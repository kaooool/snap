==> flow/design.v <==
`timescale 1ns/100ps
`timescale 1ns/100ps
`timescale 1ns/1ps
module axi_lite_slave #(
    parameter DATA_WIDTH = 32,
    parameter ADDR_WIDTH = 32
)(
                      input             clk                   ,
                      input             rst_n                 ,
                      output reg        s_axi_awready         ,   
                      input      [ADDR_WIDTH - 1:0] s_axi_awaddr          ,
                      input      [02:0] s_axi_awprot          ,
                      input             s_axi_awvalid         ,
                      output reg        s_axi_wready          ,
                      input      [DATA_WIDTH - 1:0] s_axi_wdata           ,
                      input      [(DATA_WIDTH/8) - 1:0] s_axi_wstrb           ,
                      input             s_axi_wvalid          ,
                      output     [01:0] s_axi_bresp           ,
                      output reg        s_axi_bvalid          ,
                      input             s_axi_bready          ,
                      output reg        s_axi_arready         ,
                      input             s_axi_arvalid         ,
                      input      [ADDR_WIDTH - 1:0] s_axi_araddr          ,
                      input      [02:0] s_axi_arprot          ,
                      output reg [DATA_WIDTH - 1:0] s_axi_rdata           ,
                      output     [01:0] s_axi_rresp           ,
                      input             s_axi_rready          ,
                      output reg        s_axi_rvalid          ,
                      output            pattern_memcpy_enable ,
                      output     [63:0] pattern_source_address,
                      output     [63:0] pattern_target_address,
                      output     [63:0] pattern_total_number  , 
                      input             pattern_memcpy_done   ,
                      input             i_app_ready           ,
                      input      [31:0] i_action_type         ,
                      input      [31:0] i_action_version      ,
                      output     [31:0] o_snap_context
                      );
 wire[31:0] write_data_snap_status;
 wire[31:0] write_data_snap_int_enable;
 wire[31:0] write_data_snap_context;
 wire[31:0] write_data_control;
 wire[63:0] write_data_pattern_source_address;
 wire[63:0] write_data_pattern_target_address;
 wire[31:0] write_data_pattern_total_number;
 reg [31:0] write_address;
 wire[31:0] wr_mask;
 wire[31:0] REG_snap_status_rd;
 wire       idle;
 reg        idle_q;
 reg        app_done_q;
 reg        app_start_q;
 reg        reg_snap_status_bit0;
     reg [31:0] REG_snap_status           ;   
     reg [31:0] REG_snap_int_enable       ;   
     reg [31:0] REG_snap_context          ;   
     reg [63:0] REG_control               ;   
     reg [63:0] REG_pattern_source_address;   
     reg [63:0] REG_pattern_target_address;   
     reg [63:0] REG_pattern_total_number  ;   
     reg [63:0] REG_status                ;   
 parameter ADDR_SNAP_STATUS              = 32'h00,
           ADDR_SNAP_INT_ENABLE          = 32'h04,
           ADDR_SNAP_ACTION_TYPE         = 32'h10,
           ADDR_SNAP_ACTION_VERSION      = 32'h14,
           ADDR_SNAP_CONTEXT             = 32'h20,
           ADDR_STATUS_L                 = 32'h30,
           ADDR_STATUS_H                 = 32'h34,
           ADDR_CONTROL                  = 32'h38,   
           ADDR_PATTERN_SOURCE_ADDRESS_L = 32'h48,
           ADDR_PATTERN_SOURCE_ADDRESS_H = 32'h4C,
           ADDR_PATTERN_TARGET_ADDRESS_L = 32'h50,
           ADDR_PATTERN_TARGET_ADDRESS_H = 32'h54,
           ADDR_PATTERN_TOTAL_NUMBER     = 32'h68;
 assign pattern_memcpy_enable  = REG_control[0];
 assign pattern_source_address = REG_pattern_source_address;
 assign pattern_target_address = REG_pattern_target_address;
 assign pattern_total_number   = REG_pattern_total_number;
 assign o_snap_context         = REG_snap_context;
 always@(posedge clk)
   begin
     REG_status <= {
                    63'd0,
                    pattern_memcpy_done
                   };
   end
 always@(posedge clk or negedge rst_n)
   if(~rst_n)
     write_address <= 32'd0;
   else if(s_axi_awvalid & s_axi_awready)
     write_address <= s_axi_awaddr;
 always@(posedge clk or negedge rst_n)
   if(~rst_n)
     s_axi_awready <= 1'b0;
   else if(s_axi_awvalid)
     s_axi_awready <= 1'b1;
   else if(s_axi_wvalid & s_axi_wready)
     s_axi_awready <= 1'b0;
 always@(posedge clk or negedge rst_n)
   if(~rst_n)
     s_axi_wready <= 1'b0;
   else if(s_axi_awvalid & s_axi_awready)
     s_axi_wready <= 1'b1;
   else if(s_axi_wvalid)
     s_axi_wready <= 1'b0;
 assign wr_mask = {{8{s_axi_wstrb[3]}},{8{s_axi_wstrb[2]}},{8{s_axi_wstrb[1]}},{8{s_axi_wstrb[0]}}};
 assign write_data_snap_status            = {(s_axi_wdata&wr_mask)|(~wr_mask&REG_snap_status)}; 
 assign write_data_snap_int_enable        = {(s_axi_wdata&wr_mask)|(~wr_mask&REG_snap_int_enable)}; 
 assign write_data_snap_context           = {(s_axi_wdata&wr_mask)|(~wr_mask&REG_snap_context)}; 
 assign write_data_control                = {(s_axi_wdata&wr_mask)|(~wr_mask&REG_control)}; 
 assign write_data_pattern_source_address = {(s_axi_wdata&wr_mask)|(~wr_mask&REG_pattern_source_address)};     
 assign write_data_pattern_target_address = {(s_axi_wdata&wr_mask)|(~wr_mask&REG_pattern_target_address)};     
 assign write_data_pattern_total_number   = {(s_axi_wdata&wr_mask)|(~wr_mask&REG_pattern_total_number)}; 
 always@(posedge clk or negedge rst_n)
   if(~rst_n)
     begin
       REG_snap_status            <= 32'd0;
       REG_snap_int_enable        <= 32'd0;
       REG_snap_context           <= 32'd0;
       REG_control                <= 64'd0; 
       REG_pattern_source_address <= 64'd0;  
       REG_pattern_target_address <= 64'd0; 
       REG_pattern_total_number   <= 64'd0; 
     end
   else if(s_axi_wvalid & s_axi_wready)
     case(write_address)
       ADDR_SNAP_STATUS              : REG_snap_status <= write_data_snap_status;
       ADDR_SNAP_INT_ENABLE          : REG_snap_int_enable <= write_data_snap_int_enable;
       ADDR_SNAP_CONTEXT             : REG_snap_context <= write_data_snap_context;
       ADDR_CONTROL                  : REG_control                <= 
                                           {32'd0,write_data_control};
       ADDR_PATTERN_SOURCE_ADDRESS_H : REG_pattern_source_address <= 
                                           {write_data_pattern_source_address,REG_pattern_source_address[31:00]};
       ADDR_PATTERN_SOURCE_ADDRESS_L : REG_pattern_source_address <= 
                                           {REG_pattern_source_address[63:32],write_data_pattern_source_address};
       ADDR_PATTERN_TARGET_ADDRESS_H : REG_pattern_target_address <= 
                                           {write_data_pattern_target_address,REG_pattern_target_address[31:00]};
       ADDR_PATTERN_TARGET_ADDRESS_L : REG_pattern_target_address <= 
                                           {REG_pattern_target_address[63:32],write_data_pattern_target_address};
       ADDR_PATTERN_TOTAL_NUMBER     : REG_pattern_total_number   <= 
                                           {32'd0,write_data_pattern_total_number};
       default :;
     endcase
assign idle = ~(|(REG_control[2:0]));
always @(posedge clk or negedge rst_n) begin
    if (~rst_n) begin 
        idle_q <= 0;
        app_start_q <= 0;
        reg_snap_status_bit0 <= 0;
        app_done_q <= 0;
    end else begin
        idle_q <= idle;
        reg_snap_status_bit0 <= REG_snap_status[0];
        if ((REG_status[0] == 1)) begin
            app_done_q <= 1;
        end else begin
            app_done_q <= 0;
        end
        if ((reg_snap_status_bit0 == 0) && (REG_snap_status[0] == 1)) begin
            app_start_q <= 1;
        end
        if ((idle_q == 1) && (idle == 0)) begin
            app_start_q <= 0;
        end
    end
end
assign REG_snap_status_rd = {REG_snap_status[31:4], i_app_ready, idle_q, app_done_q, app_start_q};
 always@(posedge clk or negedge rst_n)
   if(~rst_n)
     s_axi_rdata <= 32'd0;
   else if(s_axi_arvalid & s_axi_arready)
     case(s_axi_araddr)
       ADDR_SNAP_STATUS         : s_axi_rdata <= REG_snap_status_rd[31:0]; 
       ADDR_SNAP_INT_ENABLE     : s_axi_rdata <= REG_snap_int_enable[31:0]; 
       ADDR_SNAP_ACTION_TYPE    : s_axi_rdata <= i_action_type; 
       ADDR_SNAP_ACTION_VERSION : s_axi_rdata <= i_action_version; 
       ADDR_SNAP_CONTEXT        : s_axi_rdata <= REG_snap_context[31:0]; 
       ADDR_STATUS_L            : s_axi_rdata <= REG_status[31:0]; 
       ADDR_STATUS_H            : s_axi_rdata <= REG_status[63:32]; 
       default                  : s_axi_rdata <= 32'h5a5aa5a5;
     endcase
 always@(posedge clk or negedge rst_n)
   if(~rst_n)
     s_axi_arready <= 1'b1;
   else if(s_axi_arvalid)
     s_axi_arready <= 1'b0;
   else if(s_axi_rvalid & s_axi_rready)
     s_axi_arready <= 1'b1;
 always@(posedge clk or negedge rst_n)
   if(~rst_n)
     s_axi_rvalid <= 1'b0;
   else if (s_axi_arvalid & s_axi_arready)
     s_axi_rvalid <= 1'b1;
   else if (s_axi_rready)
     s_axi_rvalid <= 1'b0;
 always@(posedge clk or negedge rst_n)
   if(~rst_n) 
     s_axi_bvalid <= 1'b0;
   else if(s_axi_wvalid & s_axi_wready)
     s_axi_bvalid <= 1'b1;
   else if(s_axi_bready)
     s_axi_bvalid <= 1'b0;
 assign s_axi_bresp = 2'd0;
 assign s_axi_rresp = 2'd0;
endmodule
### Reports on axi_lite_slave

Tool output for the design above, in the order of the flow.
Line numbers count from 1 in the design file above.
A cell with n/a has no value.

* top: axi_lite_slave
* clock input: clk
* standard-cell library: sky130hd
* library corner: tt_025C_1v80

### Word-level counts

Counts by Yosys on the flattened word-level netlist (proc, flatten, opt, wreduce; memories kept). Register bits leave out memories and registers merged into their read ports (data or address). Print and check cells are left out.

* register bits: 362
* input port bits: 179
* cells after elaboration: 99

* eq/ne operators: 14
* multiplexer cells: 16
* bitwise operators: 26
* reduce/logical cells: 22

Operator list (count)
* 64-bit parallel mux with 2-bit select: 2
* 32-bit bitwise AND: 7
* 32-bit parallel mux with 7-bit select: 1
* 32-bit OR: 5
* 32-bit by 6-bit equality test with 1-bit output (second input constant): 5
* 32-bit by 7-bit equality test with 1-bit output (second input constant): 5
* 64-bit bitwise AND: 2
* 64-bit OR: 2
* 32-bit by 3-bit equality test with 1-bit output (second input constant): 2
* 32-bit by 5-bit equality test with 1-bit output (second input constant): 2
* 32-bit NOT with 64-bit output: 1
* 32-bit zero test: 2
* 32-bit NOT: 1
* 2-bit nonzero test: 8
* 2-bit AND reduction: 7
* 1-bit two-way mux: 13
* 3-bit AND reduction: 2
* 1-bit bitwise AND: 4
* 1-bit NOT: 4
* 3-bit OR reduction: 1
* 1-bit logical AND: 2

### Logic depth

Depth = most cells in a row (Yosys ltp): at word level without a register or memory, in the mapped netlist without a sequential cell, where the memories' decode and read muxes count.

* depth in word-level cells: 4
* ABC_AREA: 0
* gate-level depth with buffers: 7

### Synthesis result

Source: synth_stat.txt of the flow (Yosys; design flattened, memories mapped). It holds for the ABC_AREA given above (unset counts as 0); a run with the other value may have another netlist.
Totals and module areas in this step are rounded.

* mapped cells: 1096
* chip area (Yosys): 15100 µm²
* sequential part of the area: 8250 µm²
* flip-flop cells: 330
* buffer cells: 92

Cell types
* sky130_fd_sc_hd__dfrtp_1: count 328, total area 8.21E+03 µm²
* sky130_fd_sc_hd__mux2_2: count 356, total area 4.01E+03 µm²
* sky130_fd_sc_hd__mux2i_1: count 32, total area 320.307 µm²
* sky130_fd_sc_hd__buf_4: count 36, total area 270.259 µm²
* sky130_fd_sc_hd__a221oi_1: count 23, total area 201.443 µm²
* sky130_fd_sc_hd__nand4_1: count 31, total area 193.936 µm²
* sky130_fd_sc_hd__clkbuf_1: count 39, total area 146.39 µm²
* sky130_fd_sc_hd__nor3_1: count 25, total area 125.12 µm²
* sky130_fd_sc_hd__nor4_1: count 17, total area 106.352 µm²
* sky130_fd_sc_hd__a31oi_1: count 16, total area 100.096 µm²
* sky130_fd_sc_hd__nor3_2: count 10, total area 100.096 µm²
* sky130_fd_sc_hd__nor4b_4: count 4, total area 95.091 µm²
* sky130_fd_sc_hd__o21ai_0: count 19, total area 95.091 µm²
* sky130_fd_sc_hd__nor2_1: count 23, total area 86.333 µm²
* sky130_fd_sc_hd__a221o_1: count 8, total area 80.077 µm²
* sky130_fd_sc_hd__a32o_1: count 8, total area 80.077 µm²
* sky130_fd_sc_hd__a2bb2oi_1: count 8, total area 70.067 µm²
* sky130_fd_sc_hd__nand3_2: count 7, total area 70.067 µm²

Not listed: further types 31, cells in them 106.

### Path before layout

Source: OpenSTA report_checks on the synthesized netlist (no wires, ideal clock, input and output delay 20% of the period each), path of least setup slack; recovery checks are left aside. Register names are those of the netlist, which keeps one name where synthesis merged equal registers.

* path type: input to register
* from: input port s_axi_araddr[10]
* to: register s_axi_rdata[10]
* period: 4.87 ns
* input delay: 0.974 ns
* launch time at the first pin: 0.974 ns
* data arrival time: 2.763 ns
* path slack: 1.966 ns
* delay of the path: 1.930 ns
* stages: 6
* path buffers: 2
* period reached after synthesis: 2.904 ns

"delay of the path" is the arrival time less input delay plus setup time.
"stages": output pins that drive a net of the path, with the launching flip-flop's if there is one; two outputs of one cell count as two.
"period reached after synthesis" = period - worst setup slack (recovery checks aside). The figure is calculated, with input and output delays left at 20% of the set period.
Between the ends stands the longest chain of elaborated cells between them, by number of cells; it is not shown to be the way that was timed. Of several equally long chains one is given.
Each line given opens the expression or statement behind the cell; cells for indexed reads and writes are added by Yosys, which also makes memories of some case tables.
A register here has more assigning lines than the two given.

* cell sequence: sky130_fd_sc_hd__or4_1 -> sky130_fd_sc_hd__nor3_1 -> sky130_fd_sc_hd__and3_1 -> sky130_fd_sc_hd__clkbuf_1 -> sky130_fd_sc_hd__clkbuf_1 -> sky130_fd_sc_hd__a31oi_1
* cells in the longest elaborated chain: 2
* elaborated cells on any way between the ends: 8

Ends and longest elaborated chain, post-synthesis
* start: declaration: RTL line 23 `input      [ADDR_WIDTH - 1:0] s_axi_araddr          ,`
* 32-bit by 6-bit equality test with 1-bit output: RTL line 172 `case(s_axi_araddr)`
* 32-bit parallel mux with 7-bit select: RTL line 172
* end: assignment: RTL line 173 `ADDR_SNAP_STATUS         : s_axi_rdata <= REG_snap_status_rd[31:0];`
* end: assignment: RTL line 174 `ADDR_SNAP_INT_ENABLE     : s_axi_rdata <= REG_snap_int_enable[31:0];`
* end: declaration: RTL line 25 `output reg [DATA_WIDTH - 1:0] s_axi_rdata           ,`

### Timing after layout

From the final timing report of flow run A: the path of least setup slack in the routed layout; clock arrival at registers is part of the times.

* path type: register to register
* from: register write_address[31]
* to: register (name not given)
* period: 1.84 ns
* launch time at the first pin: 0.52 ns
* data arrival time: 2.90 ns
* path slack: -0.65 ns
* stages: 7
* path buffers: 2

Between the ends stands the longest chain of elaborated cells between them, by number of cells; it is not shown to be the way that was timed. Of several equally long chains one is given.

* cell sequence: sky130_fd_sc_hd__dfrtp_1 -> sky130_fd_sc_hd__or4_4 -> sky130_fd_sc_hd__or4_4 -> sky130_fd_sc_hd__nor3_4 -> sky130_fd_sc_hd__buf_6 -> sky130_fd_sc_hd__buf_12 -> sky130_fd_sc_hd__mux2_4
* cells in the longest elaborated chain: 3
* elaborated cells on any way between the ends: 5

Ends and longest elaborated chain, after layout
* start: declaration: RTL line 46 `reg [31:0] write_address;`
* start: assignment: RTL line 89 `write_address <= 32'd0;`
* start: assignment: RTL line 91 `write_address <= s_axi_awaddr;`
* 32-bit by 7-bit equality test with 1-bit output: RTL line 126 `case(write_address)`
* 2-bit nonzero test
* 2-bit AND reduction
* end: assignment: RTL line 136
* end: assignment: RTL line 138
* end: declaration: RTL line 59

Subject: axi_lite_slave on sky130hd, stored results

Hello all,

Design axi_lite_slave on sky130hd. What follows are 2 stored runs of the flow, each under its own settings; their order means nothing. The constraints put input and output delay at 20% of the set period each and load the outputs with 0.01 pF.
"period achieved" is the run's clock period less its worst setup slack. It is reckoned from that one timing run; input and output delays stay at 20% of the period that was set.
By "critical path time" is meant the share of the clock period that the worst setup path is allowed (20% is reserved at inputs, 20% at outputs), minus its slack. Clock arrival times at its registers enter into it.
"power" is the tool's figure for a default switching activity; nothing was simulated.
Results are given in rounded form.

### Flow run A

==> flow/run.sh <==
#!/bin/bash
# the make line also repeats the synthesis and layout settings of config.mk as NAME=value (left out here)
make -C /OpenROAD-flow-scripts/flow DESIGN_CONFIG=/design/flow/config.mk WORK_HOME=/design/flow/orfs CLKGATE_MAP_FILE= finish
==> flow/config.mk <==
export PLATFORM = sky130hd
export DESIGN_NAME = axi_lite_slave
export DESIGN_NICKNAME = axi_lite_slave
export VERILOG_FILES = /design/flow/design.v
export SDC_FILE = /design/flow/constraint.sdc
export NUM_CORES = 4
export LEC_CHECK = 0
export ABC_AREA = 0
export CAP_MARGIN = 20
export CELL_PAD_IN_SITES_GLOBAL_PLACEMENT = 1
export CORE_ASPECT_RATIO = 1.31
export CORE_MARGIN = 2
export CORE_UTILIZATION = 48
export CTS_CLUSTER_SIZE = 51
export PLACE_DENSITY = 0.63
export SLEW_MARGIN = 20
==> flow/constraint.sdc <==
create_clock -name core_clock -period 1.84 [get_ports {clk}]
set_input_delay 0.3680 -clock core_clock [delete_from_list [all_inputs] [get_ports {clk}]]
set_output_delay 0.3680 -clock core_clock [all_outputs]
set_load 0.01 [all_outputs]

Results of flow run A:
- Critical path time: 2.49 ns
- Kind of the worst setup path: register to register
- Power: 16.4 mW
- Period achieved: 2.489 ns
- Area of the synthesized netlist: 15100 µm²
- Standard-cell area after layout: 23100 µm²
- Utilization after layout: 0.743
- Worst setup slack after layout: -0.649 ns
- Total negative setup slack: -135 ns
- Total die area: 33000 µm²

### Flow run B

==> flow/run.sh <==
#!/bin/bash
# the make line also repeats the synthesis and layout settings of config.mk as NAME=value (left out here)
make -C /OpenROAD-flow-scripts/flow DESIGN_CONFIG=/design/flow/config.mk WORK_HOME=/design/flow/orfs CLKGATE_MAP_FILE= finish
==> flow/config.mk <==
export PLATFORM = sky130hd
export DESIGN_NAME = axi_lite_slave
export DESIGN_NICKNAME = axi_lite_slave
export VERILOG_FILES = /design/flow/design.v
export SDC_FILE = /design/flow/constraint.sdc
export NUM_CORES = 4
export LEC_CHECK = 0
export ABC_AREA = 0
export CAP_MARGIN = 20
export CELL_PAD_IN_SITES_GLOBAL_PLACEMENT = 3
export CORE_MARGIN = 2
export CORE_UTILIZATION = 28
export CTS_CLUSTER_DIAMETER = 162
export CTS_CLUSTER_SIZE = 91
export MAX_ROUTING_LAYER = met5
export PLACE_DENSITY_LB_ADDON = 0.21
export SETUP_SLACK_MARGIN = -0.17
export SLEW_MARGIN = 20
==> flow/constraint.sdc <==
create_clock -name core_clock -period 2.53 [get_ports {clk}]
set_input_delay 0.5060 -clock core_clock [delete_from_list [all_inputs] [get_ports {clk}]]
set_output_delay 0.5060 -clock core_clock [all_outputs]
set_load 0.01 [all_outputs]

Results of flow run B:
- Critical path time: 2.61 ns
- Kind of the worst setup path: register to register
- Power: 9.53 mW
- Period achieved: 2.613 ns
- Area of the synthesized netlist: 15100 µm²
- Standard-cell area after layout: 21200 µm²
- Utilization after layout: 0.396
- Worst setup slack after layout: -0.083 ns
- Total negative setup slack: -1.96 ns
- Total die area: 55900 µm²

Thanks
