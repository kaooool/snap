==> flow/design.v <==
`timescale 1ns/100ps
`timescale 1ns/100ps
`timescale 1ns/100ps
module reverse_top(
  clk               ,
  rstn              ,
  sys_start_i       ,
  sys_done_o        ,
  rden_o            ,
  data_i            ,
  bs_val_o          ,
  bs_dat_o
  );
  parameter    IDLE                  = 0            ,  
               WAIT                  = 1            ,  
               FETCH                 = 2            ,  
               RUN                   = 3            ;  
  parameter    AXI_DW                = 512          ,
               AXI_AW0               = 64           ,
               AXI_AW1               = 32           ,
               AXI_MIDW              = 1            ,
               AXI_SIDW              = 1            ;
  input                                 clk                   ;
  input                                 rstn                  ;
  input                                 sys_start_i           ;
  output                                sys_done_o            ;
  output                                rden_o                ;
  input      [16*8-1 : 0]    data_i                ;
  output                                bs_val_o              ;
  output     [7                 : 0]    bs_dat_o              ;
  reg        [1                 : 0]    cur_state_0           ;
  reg        [1                 : 0]    nxt_state_0           ;
  reg        [16*8-1 : 0]    cur_data              ; 
  reg        [3                 : 0]    cnt_bs                ; 
  reg        [6                 : 0]    cnt_proc              ;
  wire       [7                 : 0]    bs_dat_w              ; 
  always @(posedge clk or negedge rstn ) begin
    if( !rstn )
      cur_state_0 <= 0 ;
    else begin
      cur_state_0 <= nxt_state_0 ;
    end
  end
  always @(*) begin
    nxt_state_0 = IDLE;
    case( cur_state_0 )
      IDLE :  if ( sys_start_i )
                nxt_state_0 = WAIT ;
              else                    
                nxt_state_0 = IDLE ;
      WAIT :  if ( cnt_proc >= AXI_DW/8 )
                nxt_state_0 = IDLE ;
              else
                nxt_state_0 = FETCH ;
      FETCH:    nxt_state_0 = RUN ;
      RUN  :  if( cnt_bs == 4'd15 )      
                nxt_state_0 = WAIT ;
              else                    
                nxt_state_0 = RUN ;
    endcase
  end
  assign rden_o = (cur_state_0 == FETCH) ;
  always @(posedge clk or negedge rstn ) begin
    if( !rstn ) begin
      cur_data <= 0 ;
    end
    else begin
      if (rden_o)
        cur_data <= data_i ;
      else
        if (bs_val_o)
          cur_data <= (cur_data >> 8) ;
    end
  end
  assign bs_val_o = cur_state_0 == RUN ;
  assign bs_dat_w = cur_data[8-1:0] ;
  assign bs_dat_o = ~bs_dat_w ;
  always @(posedge clk or negedge rstn ) begin
    if( !rstn ) begin
      cnt_bs <= 0 ;
    end
    else begin
      if (bs_val_o)
        cnt_bs <= cnt_bs + 1 ;
    end
  end
  always @(posedge clk or negedge rstn ) begin
    if( !rstn ) begin
      cnt_proc <= 0 ;
    end
    else begin
      if ( sys_start_i )
        cnt_proc <= 0;
      else
        if ( bs_val_o )
          cnt_proc <= cnt_proc + 1 ;
    end
  end
  assign sys_done_o = (cur_state_0 == WAIT) && (nxt_state_0 == IDLE) ;
endmodule
# [From RTL to reports: reverse_top]
# What the tools print for reverse_top, step after step.
# Line numbers count from 1 in the design file above.
# A cell with n/a has no value.
[setup] top_module="reverse_top" clk_port="clk" library="sky130hd" corner="tt_025C_1v80"

# [Word level]
# Counts by Yosys on the flattened word-level netlist (proc, flatten, opt, wreduce; memories kept). Register bits leave out memories and registers merged into their read ports (data or address). Print and check cells are left out. Cells with the same type and inputs are merged into one.
[bits] output_inout_bits=11 elab_cells=25 ff_bits=141 input_bits=131
[classes] n_logic=1 compare=1 eq_ne=4 n_mux=8 reduce_and_logical=5 n_addsub=2
[op_table] operator="128-bit 2-to-1 mux" count=2
[op_table] operator="7-bit 2-to-1 mux" count=2
[op_table] operator="8-bit inverter" count=1
[op_table] operator="2-bit case mux with 4-bit select" count=1
[op_table] operator="7-bit by 1-bit adder with 7-bit output with constant B" count=1
[op_table] operator="7-bit greater-or-equal comparator with constant B" count=1
[op_table] operator="2-bit equality test with constant B" count=2
[op_table] operator="2-bit logical NOT" count=2
[op_table] operator="2-bit nonzero test" count=2
[op_table] operator="4-bit by 1-bit adder with 4-bit output with constant B" count=1
[op_table] operator="4-bit equality test with constant B" count=1
[op_table] operator="2-bit 2-to-1 mux" count=2
[op_table] operator="2-bit by 1-bit equality test with 1-bit output with constant B" count=1
[op_table] operator="1-bit logical AND" count=1
[op_table] operator="1-bit 2-to-1 mux" count=1

# [Depth]
# Depth = most cells in a row (Yosys ltp): at word level without a register or memory, in the mapped netlist without a sequential cell, where the memories' decode and read muxes count.
[depth] depth_word=5 abc_area=0 ltp_mapped=5

# [Synthesis result]
# Yosys stat after the flow's synthesis: flattened, memories mapped to cells. It holds for the ABC_AREA given above (unset counts as 0); a run with the other value may have another netlist.
[by_type] cell="sky130_fd_sc_hd__dfrtp_1" count=142 type_area_um2=3.55E+03
[by_type] cell="sky130_fd_sc_hd__mux2i_1" count=121 type_area_um2=1.21E+03
[by_type] cell="sky130_fd_sc_hd__o21ai_0" count=131 type_area_um2=655.629
[by_type] cell="sky130_fd_sc_hd__nand2_1" count=135 type_area_um2=506.736
[by_type] cell="sky130_fd_sc_hd__buf_6" count=13 type_area_um2=146.39
[by_type] cell="sky130_fd_sc_hd__clkbuf_1" count=23 type_area_um2=86.333
[by_type] cell="sky130_fd_sc_hd__nand2b_1" count=8 type_area_um2=50.048
[by_type] cell="sky130_fd_sc_hd__buf_2" count=8 type_area_um2=40.038
[by_type] cell="sky130_fd_sc_hd__xor2_1" count=4 type_area_um2=35.034
[by_type] cell="sky130_fd_sc_hd__inv_1" count=9 type_area_um2=33.782
[by_type] cell="sky130_fd_sc_hd__dfstp_2" count=1 type_area_um2=26.275
[by_type] cell="sky130_fd_sc_hd__xnor2_1" count=3 type_area_um2=26.275
[by_type] cell="sky130_fd_sc_hd__ha_1" count=2 type_area_um2=25.024
[by_type] cell="sky130_fd_sc_hd__nand4_1" count=4 type_area_um2=25.024
[by_type] cell="sky130_fd_sc_hd__nor2_1" count=5 type_area_um2=18.768
[by_type] cell="sky130_fd_sc_hd__buf_4" count=2 type_area_um2=15.014
[by_type] cell="sky130_fd_sc_hd__or3_1" count=2 type_area_um2=12.512
[by_type] cell="sky130_fd_sc_hd__mux2_2" count=1 type_area_um2=11.261
# Other cell types: 5; their cells: 6.
[synth_totals] seq_area_um2=3579.7 cell_count=620 flip_flops=143 mapped_area_um2=6516.2

# [Path before layout]
# Source: OpenSTA report_checks on the synthesized netlist (no wires, ideal clock, input and output delay 20% of the period each), path of least setup slack; recovery checks are left aside. Register names are those of the netlist, which keeps one name where synthesis merged equal registers.
[synth_path] kind="flip-flop to output port" startpoint="register cur_state_0" endpoint="output port sys_done_o" required_ns=1.848 path_buffers=3 delay_ns=1.312 path_stages=5 t_arrival_ns=1.312 period_ns=2.31 path_slack_ns=0.536 synth_period_reached_ns=1.774
# "delay_ns" is the arrival time less input delay plus setup time.
# A path that ends at an output port has no setup time.
# "path_stages" counts driving pins, that of a launching flip-flop among them; a cell with two outputs on the path counts twice.
# "synth_period_reached_ns" = period - worst setup slack (recovery checks aside). The figure is calculated, with input and output delays left at 20% of the set period.
# Where an end lacks its bit number, it is one bit of the signal, or one of the new flip-flops if synthesis recoded a state register.
# Between the ends stands the longest chain of elaborated cells between them, by number of cells; it is not shown to be the way that was timed. Of several equally long chains one is given.
# A line is the first line of the expression or statement that the cell stems from. Yosys adds cells for indexed reads and writes and turns some case tables into memories.
[synth_between] cell_sequence="sky130_fd_sc_hd__dfrtp_1 > sky130_fd_sc_hd__buf_4 > sky130_fd_sc_hd__buf_6 > sky130_fd_sc_hd__buf_6 > sky130_fd_sc_hd__nor4b_1" elab_chain_cells=4 cone_cells=7
[synth_rtl] item="from (decl)" line=31 text="reg        [1                 : 0]    cur_state_0           ;"
[synth_rtl] item="from (assign)" line=39 text="cur_state_0 <= 0 ;"
[synth_rtl] item="from (assign)" line=41 text="cur_state_0 <= nxt_state_0 ;"
[synth_rtl] item="2-bit equality test" line=46 text="case( cur_state_0 )"
[synth_rtl] item="2-bit case mux with 4-bit select" line=46
[synth_rtl] item="2-bit logical NOT" line=99 text="assign sys_done_o = (cur_state_0 == WAIT) && (nxt_state_0 == IDLE) ;"
[synth_rtl] item="1-bit logical AND" line=99
[synth_rtl] item="to (decl)" line=26 text="output                                sys_done_o            ;"

# [Timing after layout]
# From the final timing report of run A: the path of least setup slack in the routed layout; clock arrival at registers is part of the times.
[layout_path] kind="flip-flop to flip-flop" startpoint="register cur_state_0" endpoint="register cur_data[103]" t_arrival_ns=1.95 period_ns=1.45 path_buffers=5 setup_time_ns=0.12 path_slack_ns=-0.20 path_stages=8 required_ns=1.75
# Where an end lacks its bit number, it is one bit of the signal, or one of the new flip-flops if synthesis recoded a state register.
# Between the ends stands the longest chain of elaborated cells between them, by number of cells; it is not shown to be the way that was timed. Of several equally long chains one is given.
# A register here has more assigning lines than the two given.
[layout_between] cell_sequence="sky130_fd_sc_hd__dfrtp_4 > sky130_fd_sc_hd__buf_4 > sky130_fd_sc_hd__buf_8 > sky130_fd_sc_hd__buf_16 > sky130_fd_sc_hd__buf_12 > sky130_fd_sc_hd__buf_16 > sky130_fd_sc_hd__mux2i_1 > sky130_fd_sc_hd__o21ai_1" elab_chain_cells=3 cone_cells=5
[layout_rtl] item="from (decl)" line=31 text="reg        [1                 : 0]    cur_state_0           ;"
[layout_rtl] item="from (assign)" line=39 text="cur_state_0 <= 0 ;"
[layout_rtl] item="from (assign)" line=41 text="cur_state_0 <= nxt_state_0 ;"
[layout_rtl] item="2-bit equality test" line=75 text="assign bs_val_o = cur_state_0 == RUN ;"
[layout_rtl] item="128-bit 2-to-1 mux" line=71 text="if (bs_val_o)"
[layout_rtl] item="128-bit 2-to-1 mux" line=68 text="if (rden_o)"
[layout_rtl] item="to (assign)" line=69 text="cur_data <= data_i ;"
[layout_rtl] item="to (assign)" line=72 text="cur_data <= (cur_data >> 8) ;"
[layout_rtl] item="to (decl)" line=33 text="reg        [16*8-1 : 0]    cur_data              ;"

Memo
Re: implementation data of reverse_top

reverse_top through Yosys and OpenROAD on sky130hd: 2 stored runs, unordered, with their settings and measured results. The constraints put input and output delay at 20% of the set period each and load the outputs with 0.01 pF.
"achieved clock period": clock period set for the run, less the worst setup slack. It is reckoned from that one timing run; input and output delays stay at 20% of the period that was set.
"worst setup path time" means the part of the period allowed to the worst setup path (the constraints hold back 20% at inputs and 20% at outputs) less its slack; where the path has registers, the arrival times of their clocks count too.
By "power" is meant OpenSTA's value without simulated activity: inputs other than the clock are taken to toggle once in ten clock periods, and the tool carries that through the logic.
[run A] settings: period_ns=1.45, CORE_UTILIZATION=49, CELL_PAD_IN_SITES_GLOBAL_PLACEMENT=1, TNS_END_PERCENT=80, CTS_CLUSTER_SIZE=17, MAX_ROUTING_LAYER=met5, CAP_MARGIN=20, CORE_MARGIN=2, SLEW_MARGIN=20
[run A] result: chip area after synthesis (Yosys) 6516.2 um^2, die area 14237.3 um^2, standard-cell area of the final layout 9634.2 um^2, utilization 73.3%, worst setup slack after layout -0.205 ns, total negative slack -9.156 ns, power 18919 µW, achieved clock period 1.655 ns, worst setup path time 1.65 ns, worst setup path kind flip-flop to flip-flop
[run B] settings: period_ns=1.94, SETUP_SLACK_MARGIN=-0.08, CAP_MARGIN=20, CORE_MARGIN=2, CORE_UTILIZATION=40, SLEW_MARGIN=20
[run B] result: chip area after synthesis (Yosys) 6516.2 um^2, die area 17327.8 um^2, standard-cell area of the final layout 8694.6 um^2, utilization 54.7%, worst setup slack after layout -0.016 ns, total negative slack -0.016 ns, power 11872 µW, achieved clock period 1.956 ns, worst setup path time 1.57 ns, worst setup path kind flip-flop to output port
